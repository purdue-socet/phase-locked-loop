==> flow/design.v <==
interface ahb_if #(
    parameter int ADDR_WIDTH = 32,
    parameter int DATA_WIDTH = 32
)(
    input HCLK,
    input HRESETn
);
    logic HSEL;
    logic HREADY;
    logic HREADYOUT;
    logic HWRITE;
    logic HMASTLOCK;
    logic HRESP;
    logic [1:0] HTRANS;
    logic [2:0] HBURST;
    logic [2:0] HSIZE;
    logic [ADDR_WIDTH - 1:0] HADDR;
    logic [DATA_WIDTH - 1:0] HWDATA;
    logic [DATA_WIDTH - 1:0] HRDATA;
    logic [(DATA_WIDTH/8) - 1:0] HWSTRB;
    assign HREADY = HREADYOUT;
    modport manager(
        input HCLK, HRESETn,
        input HREADY, HRESP, HRDATA,
        output HWRITE, HMASTLOCK, HTRANS,
        HBURST, HSIZE, HADDR, HWDATA, HWSTRB, HSEL
    );
    modport subordinate(
        input HCLK, HRESETn,
        input HSEL, HWRITE, HMASTLOCK, HTRANS,
        HBURST, HSIZE, HADDR, HWDATA, HWSTRB,
        output HREADYOUT, HRDATA, HRESP
    );
endinterface
    interface bus_protocol_if #(
        parameter ADDR_WIDTH = 32, 
        parameter DATA_WIDTH = 32
    )( );
        logic wen;  
        logic ren;  
        logic request_stall;  
        logic [ADDR_WIDTH-1 : 0] addr;  
        logic error;  
        logic [(DATA_WIDTH/8)-1 : 0] strobe;  
        logic [DATA_WIDTH-1 : 0] wdata, rdata;  
        logic is_burst;
        logic [1:0] burst_type;  
        logic [7:0] burst_length;  
        logic secure_transfer;  
        modport peripheral_vital (
            input wen, ren, addr, wdata, strobe,
            output rdata, error, request_stall
        );
        modport peripheral_hint (
            input is_burst, burst_type, burst_length, secure_transfer
        );
        modport protocol (
            input rdata, error, request_stall,
            output wen, ren, addr, wdata, strobe,  
            is_burst, burst_type, burst_length, secure_transfer  
        );
    endinterface
module counter(
    input logic VDD,VSS,
    input logic  clk_ref,
    input logic  clk_out,
    input logic   n_rst,
    input logic   enable,
    output logic [7:0] count
);
typedef enum logic [1:0] {
    IDLE = 2'b00,
    UPDATE_COUNT_AND_RESET_INTERNAL = 2'b01,
    WAIT_FOR_NEGEDGE = 2'b10
} state_t;
state_t state, next_state;
logic [7:0] internal_count, next_internal_count;  
logic [7:0] next_count;
always_ff @(posedge clk_out, negedge n_rst) begin
    if (!n_rst) begin
        state <= IDLE;
        count <= 0;
        internal_count <= 0;
    end
    else if (enable) begin
        state <= next_state;
        count <= next_count;
        internal_count <= next_internal_count;  
    end
end
always_comb begin
    next_state = state;
    casez (state)
        IDLE: next_state = (clk_ref)? UPDATE_COUNT_AND_RESET_INTERNAL: IDLE;  
        UPDATE_COUNT_AND_RESET_INTERNAL: next_state = (clk_ref)? WAIT_FOR_NEGEDGE: IDLE;
        WAIT_FOR_NEGEDGE: if (!clk_ref) next_state = IDLE;
        default: next_state = IDLE;
    endcase
end
always_comb begin
    casez(state)
        IDLE: begin
            next_count = count;
            next_internal_count = internal_count + 1;
        end
        UPDATE_COUNT_AND_RESET_INTERNAL:  begin
            if (clk_ref) begin
                next_count = internal_count - 1;  
                next_internal_count = 2;
            end
            else begin
                next_count = count;
                next_internal_count = internal_count + 1;
            end
        end
        WAIT_FOR_NEGEDGE: begin
            next_count = count;
            next_internal_count = internal_count + 1;
        end
        default: begin
            next_count = count;
            next_internal_count = internal_count;
        end
    endcase
end
endmodule
# Tool chain data of counter

Tool output for the design above, in the order of the flow.
Lines are those of the file above, counted from 1.
A cell with -- has no value.

Top: counter
Clock port: clk_out
Cell library: sky130hd
Timing corner: tt_025C_1v80

# Word-level counts

Counts by Yosys on the flattened word-level netlist (proc, flatten, opt, wreduce; memories kept). Register bits leave out memories and registers merged into their read ports (data or address). Print and check cells are left out. Cells with the same type and inputs are merged into one.

Bits in registers: 18
Output and inout bits: 8

Reductions and logical operators: 6
Equal/unequal tests: 3
Add/sub/neg operators: 2
Mux-type cells: 6

Operators with widths:

| cell                                                                   | count |
| 8-bit parallel mux with 2-bit select                                   | 1 |
| 8-bit by 1-bit adder with 8-bit output (second input constant)         | 1 |
| 8-bit by 1-bit subtractor with 8-bit output (second input constant)    | 1 |
| 8-bit two-way mux                                                      | 1 |
| 2-bit parallel mux with 3-bit select                                   | 1 |
| 2-bit AND reduction                                                    | 2 |
| 2-bit two-way mux                                                      | 2 |
| 3-bit AND reduction                                                    | 1 |
| 2-bit by 1-bit equality test with 1-bit output (second input constant) | 1 |
| 2-bit equality test (second input constant)                            | 1 |
| 2-bit != test (second input constant)                                  | 1 |
| 2-bit zero test                                                        | 1 |
| 2-bit nonzero test                                                     | 1 |
| 2-bit OR reduction                                                     | 1 |
| 1-bit two-way mux                                                      | 1 |

# Logic depth

Longest topological path by Yosys (ltp), each cell counted once; first at word level (registers and memories cut), then after technology mapping (sequential cells cut; the memories' decode and read muxes count).

Depth after elaboration: 4
ABC_AREA: 0
Gate-level depth with buffers: 5

# Netlist

The flow's flattened synthesis, as Yosys stat reports it; memories are mapped. The netlist is that of the ABC_AREA named above (0 if unset); the other value can give another one.
The area totals of this step are shown rounded.

Cells by type:

| cell                      | count |
| sky130_fd_sc_hd__dfrtp_1  | 18 |
| sky130_fd_sc_hd__o21ai_0  | 11 |
| sky130_fd_sc_hd__a21oi_1  | 8 |
| sky130_fd_sc_hd__dfstp_2  | 1 |
| sky130_fd_sc_hd__ha_1     | 2 |
| sky130_fd_sc_hd__nand3_1  | 5 |
| sky130_fd_sc_hd__inv_1    | 6 |
| sky130_fd_sc_hd__nand2_1  | 6 |
| sky130_fd_sc_hd__nor2_1   | 6 |
| sky130_fd_sc_hd__nand4_1  | 3 |
| sky130_fd_sc_hd__or3_1    | 3 |
| sky130_fd_sc_hd__o311ai_0 | 2 |
| sky130_fd_sc_hd__xnor2_1  | 2 |
| sky130_fd_sc_hd__a211oi_1 | 2 |
| sky130_fd_sc_hd__a21o_1   | 2 |
| sky130_fd_sc_hd__o31ai_1  | 2 |
| sky130_fd_sc_hd__or4b_4   | 1 |
| sky130_fd_sc_hd__a31oi_1  | 2 |

Not listed: further types 16, cells in them 19.

Buffer cells: 5
Chip area (Yosys): 968 um^2
Mapped cells: 101
Sequential part of the area: 477 um^2
Flip-flops: 19

# Worst setup path after synthesis

Path of least setup slack by OpenSTA after synthesis, without wires, with an ideal clock, recovery checks aside; 20% of the period is set as input and as output delay. Where synthesis merged equal registers, the netlist keeps one of their names.

Path kind: register -> register
Start: reg internal_count[0]
End: reg count[6]
Library setup time: 0.082 ns
Arrival: 1.587 ns
Path slack: 0.261 ns
Clock period: 1.93 ns
Launch time at the first pin: 0.000 ns
Delay of the path: 1.669 ns
Driving pins on the path: 6
Synthesis period reached: 1.669 ns

"delay of the path" is the arrival time less input delay plus setup time.
"driving pins on the path": output pins that drive a net of the path, with the launching flip-flop's if there is one; two outputs of one cell count as two.
"synthesis period reached" is the clock period less the worst setup slack; recovery checks do not enter. This is arithmetic on one report: input and output delays are still those of the set period (20% each).
Between the ends stands the longest chain of elaborated cells between them, by number of cells; it is not shown to be the way that was timed. Of several equally long chains one is given.
Each line given opens the expression or statement behind the cell; cells for indexed reads and writes are added by Yosys, which also makes memories of some case tables.

Cells stage by stage: sky130_fd_sc_hd__dfrtp_1 -> sky130_fd_sc_hd__inv_1 -> sky130_fd_sc_hd__ha_1 -> sky130_fd_sc_hd__or4b_4 -> sky130_fd_sc_hd__or3_1 -> sky130_fd_sc_hd__a31oi_1
Cells in the longest elaborated chain: 1

Ends and longest elaborated chain, after synthesis:

| element                                     | line | RTL |
| start, declared                             | 77   | `logic [7:0] internal_count, next_internal_count;` |
| start, assigned                             | 83   | `internal_count <= 0;` |
| start, assigned                             | 88   | `internal_count <= next_internal_count;` |
| 8-bit by 1-bit subtractor with 8-bit output | 108  | `next_count = internal_count - 1;` |
| end, assigned                               | 82   | `count <= 0;` |
| end, assigned                               | 87   | `count <= next_count;` |
| end, declared                               | 69   | `output logic [7:0] count` |

# Path in the finished layout

From the final timing report of entry B: the path of least setup slack in the routed layout; clock arrival at registers is part of the times.

Path kind: input -> register
Start: in enable
End: reg internal_count[6]
Driving pins on the path: 4
Path slack: 0.87 ns
Library setup time: 0.06 ns
Clock period: 2.82 ns
Arrival: 2.18 ns
Launch time at the first pin: 0.56 ns

Between the ends stands the longest chain of elaborated cells between them, by number of cells; it is not shown to be the way that was timed. Of several equally long chains one is given.

Cells stage by stage: sky130_fd_sc_hd__clkdlybuf4s50_1 -> sky130_fd_sc_hd__o311ai_0 -> sky130_fd_sc_hd__or4_1 -> sky130_fd_sc_hd__a21oi_1
Cells in the longest elaborated chain: 1

Ends and longest elaborated chain, after layout:

| element             | line | RTL |
| start, declared     | 68   | `input logic   enable,` |
| 2-bit AND reduction | --   |  |
| end, assigned       | 83   | `internal_count <= 0;` |
| end, assigned       | 88   | `internal_count <= next_internal_count;` |
| end, declared       | 77   | `logic [7:0] internal_count, next_internal_count;` |

Appendix: measured runs

Flow measurements of counter on sky130hd: 2 stored runs with different settings, listed in no order. Input and output delays are each 20% of the period that was set; the output load is 0.01 pF.
"achieved period": clock period set for the run, less the worst setup slack. It is reckoned from that one timing run; input and output delays stay at 20% of the period that was set.
"critical path time" means the part of the period allowed to the worst setup path (the constraints hold back 20% at inputs and 20% at outputs) less its slack; where the path has registers, the arrival times of their clocks count too.
"total power of the final layout": no workload was simulated; the value follows from the tool's default switching activity.
Values from the reports are rounded here.

## Entry A

==> flow/run.sh <==
#!/bin/bash
# the make line also repeats the synthesis and layout settings of config.mk as NAME=value (left out here)
make -C /OpenROAD-flow-scripts/flow DESIGN_CONFIG=/design/flow/config.mk WORK_HOME=/design/flow/orfs CLKGATE_MAP_FILE= finish
==> flow/config.mk <==
export PLATFORM = sky130hd
export DESIGN_NAME = counter
export DESIGN_NICKNAME = counter
export VERILOG_FILES = /design/flow/design.v
export SDC_FILE = /design/flow/constraint.sdc
export NUM_CORES = 4
export LEC_CHECK = 0
export ABC_AREA = 1
export CAP_MARGIN = 20
export CELL_PAD_IN_SITES_GLOBAL_PLACEMENT = 2
export CORE_ASPECT_RATIO = 0.54
export CORE_MARGIN = 10
export CORE_UTILIZATION = 57
export GPL_TIMING_DRIVEN = 0
export MAX_ROUTING_LAYER = met5
export PLACE_DENSITY_LB_ADDON = 0.17
export SETUP_SLACK_MARGIN = 0.08
export SLEW_MARGIN = 20
export TNS_END_PERCENT = 100
==> flow/constraint.sdc <==
create_clock -name core_clock -period 1.02 [get_ports {clk_out}]
set_input_delay 0.2040 -clock core_clock [delete_from_list [all_inputs] [get_ports {clk_out}]]
set_output_delay 0.2040 -clock core_clock [all_outputs]
set_load 0.01 [all_outputs]

Entry A: no final report: placement broke off with FLW-0024

## Entry B

==> flow/run.sh <==
#!/bin/bash
# the make line also repeats the synthesis and layout settings of config.mk as NAME=value (left out here)
make -C /OpenROAD-flow-scripts/flow DESIGN_CONFIG=/design/flow/config.mk WORK_HOME=/design/flow/orfs CLKGATE_MAP_FILE= finish
==> flow/config.mk <==
export PLATFORM = sky130hd
export DESIGN_NAME = counter
export DESIGN_NICKNAME = counter
export VERILOG_FILES = /design/flow/design.v
export SDC_FILE = /design/flow/constraint.sdc
export NUM_CORES = 4
export LEC_CHECK = 0
export CAP_MARGIN = 20
export CORE_MARGIN = 5
export CORE_UTILIZATION = 42
export GPL_TIMING_DRIVEN = 1
export MIN_ROUTING_LAYER = met1
export PLACE_DENSITY_LB_ADDON = 0.12
export SETUP_SLACK_MARGIN = 0.52
export SLEW_MARGIN = 20
export TNS_END_PERCENT = 40
==> flow/constraint.sdc <==
create_clock -name core_clock -period 2.82 [get_ports {clk_out}]
set_input_delay 0.5640 -clock core_clock [delete_from_list [all_inputs] [get_ports {clk_out}]]
set_output_delay 0.5640 -clock core_clock [all_outputs]
set_load 0.01 [all_outputs]

| result of entry B | value |
|---|---|
| standard-cell area after layout | 1120 um^2 |
| worst hold slack | 0.490 ns |
| setup total negative slack | 0.000 ns |
| Yosys chip area after synthesis | 968 um^2 |
| die footprint | 3370 um^2 |
| critical path time | 1.38 ns |
| worst path kind | input -> register |
| total power of the final layout | 0.943 mW |
| utilization | 50.6 % |
| worst setup slack after layout | 0.871 ns |
| achieved period | 1.949 ns |
