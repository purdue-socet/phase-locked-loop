==> flow/design.v <==
interface ahb_if #(
    parameter int ADDR_WIDTH = 32,
    parameter int DATA_WIDTH = 32
)(
    input HCLK,
    input HRESETn
);
    logic HSEL;
    logic HREADY;
    logic HREADYOUT;
    logic HWRITE;
    logic HMASTLOCK;
    logic HRESP;
    logic [1:0] HTRANS;
    logic [2:0] HBURST;
    logic [2:0] HSIZE;
    logic [ADDR_WIDTH - 1:0] HADDR;
    logic [DATA_WIDTH - 1:0] HWDATA;
    logic [DATA_WIDTH - 1:0] HRDATA;
    logic [(DATA_WIDTH/8) - 1:0] HWSTRB;
    assign HREADY = HREADYOUT;
    modport manager(
        input HCLK, HRESETn,
        input HREADY, HRESP, HRDATA,
        output HWRITE, HMASTLOCK, HTRANS,
        HBURST, HSIZE, HADDR, HWDATA, HWSTRB, HSEL
    );
    modport subordinate(
        input HCLK, HRESETn,
        input HSEL, HWRITE, HMASTLOCK, HTRANS,
        HBURST, HSIZE, HADDR, HWDATA, HWSTRB,
        output HREADYOUT, HRDATA, HRESP
    );
endinterface
    interface bus_protocol_if #(
        parameter ADDR_WIDTH = 32, 
        parameter DATA_WIDTH = 32
    )( );
        logic wen;  
        logic ren;  
        logic request_stall;  
        logic [ADDR_WIDTH-1 : 0] addr;  
        logic error;  
        logic [(DATA_WIDTH/8)-1 : 0] strobe;  
        logic [DATA_WIDTH-1 : 0] wdata, rdata;  
        logic is_burst;
        logic [1:0] burst_type;  
        logic [7:0] burst_length;  
        logic secure_transfer;  
        modport peripheral_vital (
            input wen, ren, addr, wdata, strobe,
            output rdata, error, request_stall
        );
        modport peripheral_hint (
            input is_burst, burst_type, burst_length, secure_transfer
        );
        modport protocol (
            input rdata, error, request_stall,
            output wen, ren, addr, wdata, strobe,  
            is_burst, burst_type, burst_length, secure_transfer  
        );
    endinterface
`timescale 1ns/1ps
module lf #(
    parameter ERR_SIZE = 8,
    parameter ACCUMULATOR_SIZE = 24,
    parameter K_INT_SIZE = 8,
    parameter K_FRAC_SIZE = 8,
    parameter LF_OUT_SIZE = 16
) (
    input wire VDD,
    input wire VSS,
    input wire clk_ref,
    input wire n_rst,
    input logic enable,
    input signed [ERR_SIZE - 1:0] lf_in,                 
    input signed [(K_INT_SIZE + K_FRAC_SIZE) - 1:0] Kp,  
    input signed [(K_INT_SIZE + K_FRAC_SIZE)- 1:0] Ki,   
    output logic [LF_OUT_SIZE - 1:0] lf_out              
);
logic signed [ACCUMULATOR_SIZE - 1 : 0] accumulator;
logic signed [ACCUMULATOR_SIZE - 1 : 0] temp_next_accumulator;
logic signed [ACCUMULATOR_SIZE - 1 : 0] next_accumulator;
logic signed [LF_OUT_SIZE - 1:0] intermediate_lf_out;
logic [LF_OUT_SIZE - 1:0] next_lf_out;
always_ff @ (posedge clk_ref,negedge n_rst) begin
    if (!n_rst) begin
        accumulator <= 0;
        lf_out <= 0;
    end
    else if (enable) begin
        accumulator <= next_accumulator;
        lf_out <= next_lf_out;
    end
end
always_comb begin
    temp_next_accumulator = accumulator + lf_in;
    if (!accumulator[ACCUMULATOR_SIZE-1] && !lf_in[ERR_SIZE-1] && (temp_next_accumulator) < 0)
        next_accumulator = {1'b0, {ACCUMULATOR_SIZE-1{1'b1}}};  
    else if (accumulator[ACCUMULATOR_SIZE-1] && lf_in[ERR_SIZE-1] && (temp_next_accumulator) >= 0)
        next_accumulator = {1'b1, {ACCUMULATOR_SIZE-1{1'b0}}};  
    else
        next_accumulator = accumulator + lf_in;
    intermediate_lf_out = ((lf_in * Kp) >> K_FRAC_SIZE) + ((accumulator * Ki) >> K_FRAC_SIZE);
    next_lf_out = $unsigned(intermediate_lf_out) + (1 << (LF_OUT_SIZE - 1));
end
endmodule
# Reports on lf
# What the tools print for lf, step after step.
# Lines are those of the file above, counted from 1.
# Library cell names are shortened.
# The mark -- stands for no value.
dict set report inputs {
  design {lf}
  clock_port {clk_ref}
  library {sky130hd}
  lib_corner {tt_025C_1v80}
}

# Word level
# Source: Yosys, flattened and elaborated, memories not mapped. Widths are those after wreduce; folded enables and synchronous resets count as part of the registers. Registers that Yosys merges into a memory's read port (data or address) are not register bits. Print and check cells do not count. Equal cells are merged and count once.
dict set report bits {
  regBits 40
  inputBits 45
  word_cells 17
}
dict set report classes {
  add_sub_neg 3
  n_mul 2
  n_cmp 2
  mux 2
  reduce_and_logical 6
}
# operator n
set op_table {}
lappend op_table {{multiplier 24 x 16 -> 24 bit} 1}
lappend op_table {{multiplier 8 x 16 -> 24 bit} 1}
lappend op_table {{2-to-1 mux 24 bit} 2}
lappend op_table {{>= comparator 24 x 1 -> 1 bit with constant B} 1}
lappend op_table {{less-than comparator 24 x 1 -> 1 bit with constant B} 1}
lappend op_table {{adder 24 x 8 -> 24 bit} 1}
lappend op_table {{adder 16 bit} 1}
lappend op_table {{adder 16 bit with constant B} 1}
lappend op_table {{logical AND 1 bit} 4}
lappend op_table {{logical NOT 1 bit} 2}

# Logic depth
# Depth = most cells in a row (Yosys ltp): at word level without a register or memory, in the mapped netlist without a sequential cell, where the memories' decode and read muxes count.
dict set report logic_depth {
  ltp_word 5
  ABC_AREA 0
  mapped_depth 33
  depth_no_buf 32
}

# Synthesis result
# The flow's flattened synthesis, as Yosys stat reports it; memories are mapped. The netlist is that of the ABC_AREA named above (0 if unset); the other value can give another one.
# The area totals of this step are shown rounded.
dict set report mapped {
  mapped_cells 1785
  synth_area_mm2 0.016
  ff_cells 40
  buffers 57
}
# cell n
set types {}
lappend types {fa_1 294}
lappend types {ha_1 170}
lappend types {inv_1 399}
lappend types {and2_1 194}
lappend types {dfrtp_1 40}
lappend types {nand2_1 202}
lappend types {xnor2_1 68}
lappend types {a21oi_1 59}
lappend types {nor2_1 67}
lappend types {clkbuf_1 46}
lappend types {xor2_1 18}
lappend types {o21ai_0 29}
lappend types {a21o_1 17}
lappend types {mux2_2 11}
lappend types {nand2b_1 18}
lappend types {o21a_1 15}
lappend types {nand3_1 13}
lappend types {and3_1 10}
# Not listed: further types 44, cells in them 115.

# Path before layout
# Path of least setup slack by OpenSTA after synthesis, without wires, with an ideal clock, recovery checks aside; 20% of the period is set as input and as output delay. Where synthesis merged equal registers, the netlist keeps one of their names.
dict set report synth_path {
  path_kind {input to register}
  from {input port Ki[4]}
  to {register lf_out[15]}
  period_ns 20.6
  arrival_time_ns 11.172
  t_required_ns 20.523
  setup_slack_ns 9.351
  path_delay_ns 7.129
  path_stages 30
  path_buffers 2
  synth_period_reached_ns 11.249
}
# "path_delay_ns" = arrival - input delay + setup time.
# "path_stages" counts driving pins, that of a launching flip-flop among them; a cell with two outputs on the path counts twice.
# "synth_period_reached_ns" is the clock period less the worst setup slack; recovery checks do not enter. This is arithmetic on one report: input and output delays are still those of the set period (20% each).
# Between the ends stands the longest chain of elaborated cells between them, by number of cells; it is not shown to be the way that was timed. Of several equally long chains one is given.
# A line is the first line of the expression or statement that the cell stems from. Yosys adds cells for indexed reads and writes and turns some case tables into memories.
dict set report synth_via {
  path_cell_list {clkbuf_1 > clkbuf_1 > nand2_1 > fa_1 > fa_1 > inv_1 > fa_1 > inv_1 > fa_1 > fa_1 > fa_1 > inv_1 > ha_1 > a211oi_1 > nor2b_1 > a211oi_1 > o21ai_0 > nand2b_1 > a31o_2 > a21oi_1 > xnor2_1 > ha_1 > ha_1 > and3_1 > a21oi_1 > o31ai_1 > o41ai_1 > xnor2_1 > xnor3_1 > a21oi_1}
  elab_chain_cells 3
}
# item line_no
set synth_rtl {}
lappend synth_rtl {{from (decl)} 78} ;# input signed [(K_INT_SIZE + K_FRAC_SIZE)- 1:0] Ki,
lappend synth_rtl {{multiplier 24 x 16 -> 24 bit} 104} ;# intermediate_lf_out = ((lf_in * Kp) >> K_FRAC_SIZE) + ((accumulator * Ki) >> K_FRAC_SIZE);
lappend synth_rtl {{adder 16 bit} 104}
lappend synth_rtl {{adder 16 bit} 105} ;# next_lf_out = $unsigned(intermediate_lf_out) + (1 << (LF_OUT_SIZE - 1));
lappend synth_rtl {{to (assign)} 89} ;# lf_out <= 0;
lappend synth_rtl {{to (assign)} 93} ;# lf_out <= next_lf_out;
lappend synth_rtl {{to (decl)} 79} ;# output logic [LF_OUT_SIZE - 1:0] lf_out

# Worst path after layout
# Path of least setup slack in the final report of job 1 (OpenROAD, finished layout, wires in). Where an end is a register, its clock arrival counts in the times.
dict set report layout_path {
  path_kind {input to register}
  from {input port Ki[4]}
  to {register lf_out[15]}
  period_ns 6.39
  arrival_time_ns 8.34
  t_required_ns 6.62
  setup_slack_ns -1.73
  path_stages 31
  path_buffers 2
}
# Between the ends stands the longest chain of elaborated cells between them, by number of cells; it is not shown to be the way that was timed. Of several equally long chains one is given.
dict set report layout_via {
  path_cell_list {buf_12 > buf_12 > and2_4 > fa_1 > inv_2 > fa_1 > inv_2 > fa_1 > fa_2 > fa_1 > inv_2 > fa_1 > inv_2 > ha_4 > a21oi_2 > o21ai_1 > a21o_1 > a21o_1 > a21oi_2 > and2b_1 > nor2_2 > xnor2_2 > ha_4 > ha_4 > and3_4 > a21oi_4 > o31ai_4 > o41ai_2 > xnor2_1 > xnor3_1 > a21oi_2}
  elab_chain_cells 3
}
# item line_no
set layout_rtl {}
lappend layout_rtl {{from (decl)} 78} ;# input signed [(K_INT_SIZE + K_FRAC_SIZE)- 1:0] Ki,
lappend layout_rtl {{multiplier 24 x 16 -> 24 bit} 104} ;# intermediate_lf_out = ((lf_in * Kp) >> K_FRAC_SIZE) + ((accumulator * Ki) >> K_FRAC_SIZE);
lappend layout_rtl {{adder 16 bit} 104}
lappend layout_rtl {{adder 16 bit} 105} ;# next_lf_out = $unsigned(intermediate_lf_out) + (1 << (LF_OUT_SIZE - 1));
lappend layout_rtl {{to (assign)} 89} ;# lf_out <= 0;
lappend layout_rtl {{to (assign)} 93} ;# lf_out <= next_lf_out;
lappend layout_rtl {{to (decl)} 79} ;# output logic [LF_OUT_SIZE - 1:0] lf_out

Flow measurements of lf on sky130hd: 2 stored runs with different settings, listed in no order. Input and output delays are each 20% of the period that was set; the output load is 0.01 pF.
"period_less_ws_ns" means the clock period less the worst setup slack. The figure is calculated, with input and output delays left at 20% of the set period.
"critical_path_time_ns" means the part of the period allowed to the worst setup path (the constraints hold back 20% at inputs and 20% at outputs) less its slack; where the path has registers, the arrival times of their clocks count too.
Results are given in rounded form.

[flow] job 1: files
==> flow/run.sh <==
#!/bin/bash
# the make line also repeats the synthesis and layout settings of config.mk as NAME=value (left out here)
make -C /OpenROAD-flow-scripts/flow DESIGN_CONFIG=/design/flow/config.mk WORK_HOME=/design/flow/orfs CLKGATE_MAP_FILE= finish
==> flow/config.mk <==
export PLATFORM = sky130hd
export DESIGN_NAME = lf
export DESIGN_NICKNAME = lf
export VERILOG_FILES = /design/flow/design.v
export SDC_FILE = /design/flow/constraint.sdc
export NUM_CORES = 4
export LEC_CHECK = 0
export CAP_MARGIN = 25
export CELL_PAD_IN_SITES_GLOBAL_PLACEMENT = 0
export CORE_ASPECT_RATIO = 1.0
export CORE_MARGIN = 5
export CORE_UTILIZATION = 54
export CTS_CLUSTER_DIAMETER = 66
export MIN_ROUTING_LAYER = met2
export PLACE_DENSITY_LB_ADDON = 0.21
export SLEW_MARGIN = 30
==> flow/constraint.sdc <==
create_clock -name core_clock -period 6.39 [get_ports {clk_ref}]
set_input_delay 1.2780 -clock core_clock [delete_from_list [all_inputs] [get_ports {clk_ref}]]
set_output_delay 1.2780 -clock core_clock [all_outputs]
set_load 0.01 [all_outputs]

[flow] job 1: metrics
[metrics] period_less_ws_ns = 8.119
[metrics] yosys.chip_area_mm2 = 0.016
[metrics] holdWs_ns = 0.50
[metrics] post_route_stdcell_area_mm2 = 0.02
[metrics] setup_ws_ns = -1.7
[metrics] final_setup_tns_ns = -15
[metrics] post_route_util_pct = 69
[metrics] critical_path_time_ns = 6.84
[metrics] timing.worst_path_kind = input to register
[metrics] design.die.area_mm2 = 0.032

[flow] job 2: files
==> flow/run.sh <==
#!/bin/bash
# the make line also repeats the synthesis and layout settings of config.mk as NAME=value (left out here)
make -C /OpenROAD-flow-scripts/flow DESIGN_CONFIG=/design/flow/config.mk WORK_HOME=/design/flow/orfs CLKGATE_MAP_FILE= finish
==> flow/config.mk <==
export PLATFORM = sky130hd
export DESIGN_NAME = lf
export DESIGN_NICKNAME = lf
export VERILOG_FILES = /design/flow/design.v
export SDC_FILE = /design/flow/constraint.sdc
export NUM_CORES = 4
export LEC_CHECK = 0
export CAP_MARGIN = 20
export CORE_MARGIN = 2
export CORE_UTILIZATION = 40
export SETUP_SLACK_MARGIN = -0.11
export SLEW_MARGIN = 20
==> flow/constraint.sdc <==
create_clock -name core_clock -period 9.52 [get_ports {clk_ref}]
set_input_delay 1.9040 -clock core_clock [delete_from_list [all_inputs] [get_ports {clk_ref}]]
set_output_delay 1.9040 -clock core_clock [all_outputs]
set_load 0.01 [all_outputs]

[flow] job 2: metrics
[metrics] period_less_ws_ns = 9.320
[metrics] yosys.chip_area_mm2 = 0.016
[metrics] holdWs_ns = 0.51
[metrics] post_route_stdcell_area_mm2 = 0.017
[metrics] setup_ws_ns = 0.20
[metrics] final_setup_tns_ns = 0.000
[metrics] post_route_util_pct = 45
[metrics] critical_path_time_ns = 7.42
[metrics] timing.worst_path_kind = input to register
[metrics] design.die.area_mm2 = 0.041
