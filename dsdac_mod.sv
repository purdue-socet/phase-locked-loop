==> flow/design.v <==
interface ahb_if #(
    parameter int ADDR_WIDTH = 32,
    parameter int DATA_WIDTH = 32
)(
    input HCLK,
    input HRESETn
);
    logic HSEL;
    logic HREADY;
    logic HREADYOUT;
    logic HWRITE;
    logic HMASTLOCK;
    logic HRESP;
    logic [1:0] HTRANS;
    logic [2:0] HBURST;
    logic [2:0] HSIZE;
    logic [ADDR_WIDTH - 1:0] HADDR;
    logic [DATA_WIDTH - 1:0] HWDATA;
    logic [DATA_WIDTH - 1:0] HRDATA;
    logic [(DATA_WIDTH/8) - 1:0] HWSTRB;
    assign HREADY = HREADYOUT;
    modport manager(
        input HCLK, HRESETn,
        input HREADY, HRESP, HRDATA,
        output HWRITE, HMASTLOCK, HTRANS,
        HBURST, HSIZE, HADDR, HWDATA, HWSTRB, HSEL
    );
    modport subordinate(
        input HCLK, HRESETn,
        input HSEL, HWRITE, HMASTLOCK, HTRANS,
        HBURST, HSIZE, HADDR, HWDATA, HWSTRB,
        output HREADYOUT, HRDATA, HRESP
    );
endinterface
    interface bus_protocol_if #(
        parameter ADDR_WIDTH = 32, 
        parameter DATA_WIDTH = 32
    )( );
        logic wen;  
        logic ren;  
        logic request_stall;  
        logic [ADDR_WIDTH-1 : 0] addr;  
        logic error;  
        logic [(DATA_WIDTH/8)-1 : 0] strobe;  
        logic [DATA_WIDTH-1 : 0] wdata, rdata;  
        logic is_burst;
        logic [1:0] burst_type;  
        logic [7:0] burst_length;  
        logic secure_transfer;  
        modport peripheral_vital (
            input wen, ren, addr, wdata, strobe,
            output rdata, error, request_stall
        );
        modport peripheral_hint (
            input is_burst, burst_type, burst_length, secure_transfer
        );
        modport protocol (
            input rdata, error, request_stall,
            output wen, ren, addr, wdata, strobe,  
            is_burst, burst_type, burst_length, secure_transfer  
        );
    endinterface
module dsdac_mod
	#(
		parameter DIN_W = 16,
		parameter DOUT_BITS = 5,
		parameter DOUT_W = 2**DOUT_BITS
	)
	(
		input logic VDD,
		input logic VSS,
		input logic clk_ref,
		input logic n_rst,
		input logic enable,
		input logic [DIN_W-1:0] din,
		input logic [DOUT_BITS-1:0] out_set,
		output logic [DOUT_BITS-1:0] mod_out,
		output logic signed [DIN_W-DOUT_BITS:0] mod_err,
		output logic [DOUT_W-1:0] dout,
		output logic [DOUT_W-1:0] dout_neg
	);
	localparam DOUT_RESET = {{(DOUT_W/2){1'b0}} , 1'b1, {(DOUT_W/2 -1){1'b0}}};
	localparam W_QUANT = DIN_W-DOUT_BITS+1;  
	localparam QUANT_THRESH = 2**(W_QUANT-1);
	logic signed [W_QUANT-1:0] accum;
	logic [DOUT_W-1:0] dout_next;
	logic signed [W_QUANT-1:0] accum_next;
	logic signed [W_QUANT:0] quant_in;
	logic quant_out;
	logic [DOUT_BITS-1:0] tw;
	logic [DOUT_BITS-1:0] din_int;
	logic signed [W_QUANT-1:0] din_frac;
	assign din_int = din[DIN_W-1:W_QUANT-1];
	assign din_frac = $signed({1'b0,din[W_QUANT-2:0]});
	integer i;
	always_comb begin
		if(enable == 1'b1) begin
			quant_in = din_frac + accum;
			quant_out = (quant_in >= QUANT_THRESH) ? 1'b1 : 1'b0;
			accum_next = {1'b0, quant_in[(DIN_W - DOUT_BITS-1):0]};
			tw = (&din_int) ? (DOUT_W-1) : din_int + quant_out;
		end else begin
			quant_in = 0;
			quant_out = 0;
			accum_next = accum;
			tw = out_set;
		end
		for(i=0; i< DOUT_W; i=i+1) begin
			if(tw == i) begin
				dout_next[i] = 1'b1;
			end else begin
				dout_next[i] = 1'b0;
			end
		end
	end
	always_ff @ (posedge clk_ref, negedge n_rst) begin
		if(n_rst == 1'b0) begin
			dout <= DOUT_RESET;
			dout_neg <= ~DOUT_RESET;
			accum <= 0;
		end else begin
			dout <= dout_next;
			dout_neg <= ~dout_next;
			accum <= accum_next;
		end
	end
	assign mod_out = tw;
	assign mod_err = $signed({quant_out, din[W_QUANT-2:0]});
endmodule
# == From RTL to reports: dsdac_mod ==
# What the tools print for dsdac_mod, step after step.
# Lines are those of the file above, counted from 1.
# Library cell names are shortened.
# The mark - stands for no value.
# inputs
top_module,dsdac_mod
clock,clk_ref
library,sky130hd
corner,tt_025C_1v80

# == After elaboration ==
# Source: Yosys, flattened and elaborated, memories not mapped. Widths are those after wreduce; folded enables and synchronous resets count as part of the registers. Registers that Yosys merges into a memory's read port (data or address) are not register bits. Print and check cells do not count. Equal cells are merged and count once.
# bits
elab_cells,76
memories,0
regBits,75
clocked_rd_ports_x_width,0
inputBits,26
output_inout_bits,81
romBits,0
mem_bits_rw,0
latchBits,0
# op_classes
logic,1
reduce_logical,2
n_div,0
cmp,1
n_mul,0
add_sub_neg,2
mux,36
shifts,0
eq_ne,31
# ops
operator,count
== test 5 bit (second input constant),16
== test 5 x 4 -> 1 bit (second input constant),8
2-to-1 mux 1 bit,34
inverter 32 bit,1
== test 5 x 3 -> 1 bit (second input constant),4
adder 11 x 11 -> 12 bit,1
greater-or-equal comparator 12 bit (second input constant),1
== test 5 x 2 -> 1 bit (second input constant),2
2-to-1 mux 5 bit,2
adder 5 x 1 -> 5 bit,1
== test 5 x 1 -> 1 bit (second input constant),1
logical NOT 5 bit,1
AND reduction 5 bit,1

# == Depth ==
# Depth = most cells in a row (Yosys ltp): at word level without a register or memory, in the mapped netlist without a sequential cell, where the memories' decode and read muxes count.
# logic_depth
depth_word,9
ABC_AREA,0
mapped_depth,13
mapped_depth_nobuf,12

# == Synthesis result ==
# Source: synth_stat.txt of the flow (Yosys; design flattened, memories mapped). It holds for the ABC_AREA given above (unset counts as 0); a run with the other value may have another netlist.
# types
cell_type,count
dfrtp_1,43
dfstp_2,32
ha_1,13
nand3_1,32
nor3_1,29
buf_4,14
a21oi_1,17
xnor2_1,7
mux2_2,5
nand4_1,9
nand2_1,14
nor4_1,8
a21o_1,6
nor2_1,9
a32o_1,3
o2bb2ai_1,3
o21ai_0,5
buf_6,2
# Not listed: further types 40, cells in them 61.
# synth_totals
buffers,24
flip_flops,75
synth_area_um2,3517.1
cells,312

# == Timing after synthesis ==
# Path of least setup slack by OpenSTA after synthesis, without wires, with an ideal clock, recovery checks aside; 20% of the period is set as input and as output delay. Where synthesis merged equal registers, the netlist keeps one of their names.
# synth_timing
kind,input to output
startpoint,input din[5]
endpoint,output mod_out[4]
input_delay_ps,832
path_slack_ps,352
period_ps,4160
n_path_buf,1
path_delay_ps,2144
arrival_ps,2976
out_delay_ps,832
path_stages,12
t_first_pin_ps,832
synth_period_reached_ps,3808
# "path_delay_ps" = arrival - input delay + setup time.
# A path that ends at an output port has no setup time.
# "path_stages": output pins that drive a net of the path, with the launching flip-flop's if there is one; two outputs of one cell count as two.
# "synth_period_reached_ps" = period - worst setup slack (recovery checks aside). The figure is calculated, with input and output delays left at 20% of the set period.
# Between the ends stands the longest chain of elaborated cells between them, by number of cells; it is not shown to be the way that was timed. Of several equally long chains one is given.
# Each line given opens the expression or statement behind the cell; cells for indexed reads and writes are added by Yosys, which also makes memories of some case tables.
# synth_between
cell_sequence,ha_1 -> or2_2 -> a21o_1 -> nand4_1 -> nand2_1 -> ha_1 -> ha_1 -> nand3_1 -> xnor2_1 -> o22ai_4 -> inv_4 -> buf_4
elab_chain_len,6
# synth_rtl
element,line_no,source
from (decl),75,"input logic [DIN_W-1:0] din,"
adder 11 x 11 -> 12 bit,98,quant_in = din_frac + accum;
greater-or-equal comparator 12 bit,99,quant_out = (quant_in >= QUANT_THRESH) ? 1'b1 : 1'b0;
2-to-1 mux 1 bit,99,
adder 5 x 1 -> 5 bit,101,tw = (&din_int) ? (DOUT_W-1) : din_int + quant_out;
2-to-1 mux 5 bit,101,
2-to-1 mux 5 bit,97,if(enable == 1'b1) begin
to (decl),77,"output logic [DOUT_BITS-1:0] mod_out,"

# == Worst path after layout ==
# Path of least setup slack in the final report of run 1 (OpenROAD, finished layout, wires in). Where an end is a register, its clock arrival counts in the times.
# The path's times are printed in steps of 10 ps; the period is the one set.
# layout_timing
kind,input to output
startpoint,input din[4]
endpoint,output mod_out[4]
path_stages,13
n_path_buf,2
out_delay_ps,910
path_slack_ps,200
arrival_ps,3440
t_first_pin_ps,910
input_delay_ps,910
period_ps,4540
# Between the ends stands the longest chain of elaborated cells between them, by number of cells; it is not shown to be the way that was timed. Of several equally long chains one is given.
# layout_between
cell_sequence,clkdlybuf4s50_1 -> ha_1 -> o211ai_1 -> o211ai_1 -> nand4_1 -> nand2_1 -> ha_2 -> ha_2 -> nand3_2 -> xnor2_2 -> o22ai_4 -> inv_4 -> clkdlybuf4s15_1
elab_chain_len,6
# layout_rtl
element,line_no,source
from (decl),75,"input logic [DIN_W-1:0] din,"
adder 11 x 11 -> 12 bit,98,quant_in = din_frac + accum;
greater-or-equal comparator 12 bit,99,quant_out = (quant_in >= QUANT_THRESH) ? 1'b1 : 1'b0;
2-to-1 mux 1 bit,99,
adder 5 x 1 -> 5 bit,101,tw = (&din_int) ? (DOUT_W-1) : din_int + quant_out;
2-to-1 mux 5 bit,101,
2-to-1 mux 5 bit,97,if(enable == 1'b1) begin
to (decl),77,"output logic [DOUT_BITS-1:0] mod_out,"

# Stored flow runs of dsdac_mod (2 of them; Yosys, OpenROAD, sky130hd). They differ in their settings and are not a sequence. Constraints: input delay and output delay 20% of the set period each, output load 0.01 pF.
# By "period_reached_ps" is meant the clock period of the run minus its worst setup slack. This is arithmetic on one report: input and output delays are still those of the set period (20% each).
# "power_total_mw": no workload was simulated; the value follows from the tool's default switching activity.
# A setting shown as - is not set for that run.
# A result given as - is not shown for that run.
run name,period_ns,CORE_UTILIZATION,CAP_MARGIN,CORE_MARGIN,SLEW_MARGIN,PLACE_DENSITY_LB_ADDON,CORE_ASPECT_RATIO,CELL_PAD_IN_SITES_DETAIL_PLACEMENT,TNS_END_PERCENT,GPL_ROUTABILITY_DRIVEN,CTS_CLUSTER_SIZE,MAX_ROUTING_LAYER,synthArea_um2,die_um2,final_stdcell_area_um2,ws_setup_ps,timing.setup.tns_ps,power_total_mw,period_reached_ps
run 1,4.54,20,20,2,20,-,-,-,-,-,-,-,3517.1,18662.3,5376.4,195,0,2.632,4345
run 2,4.25,38,20,2,30,0.07,0.83,2,20,1,96,met4,-,-,-,-,-,-,-
# Run 2: stopped before the end: routing reported ODB-0269
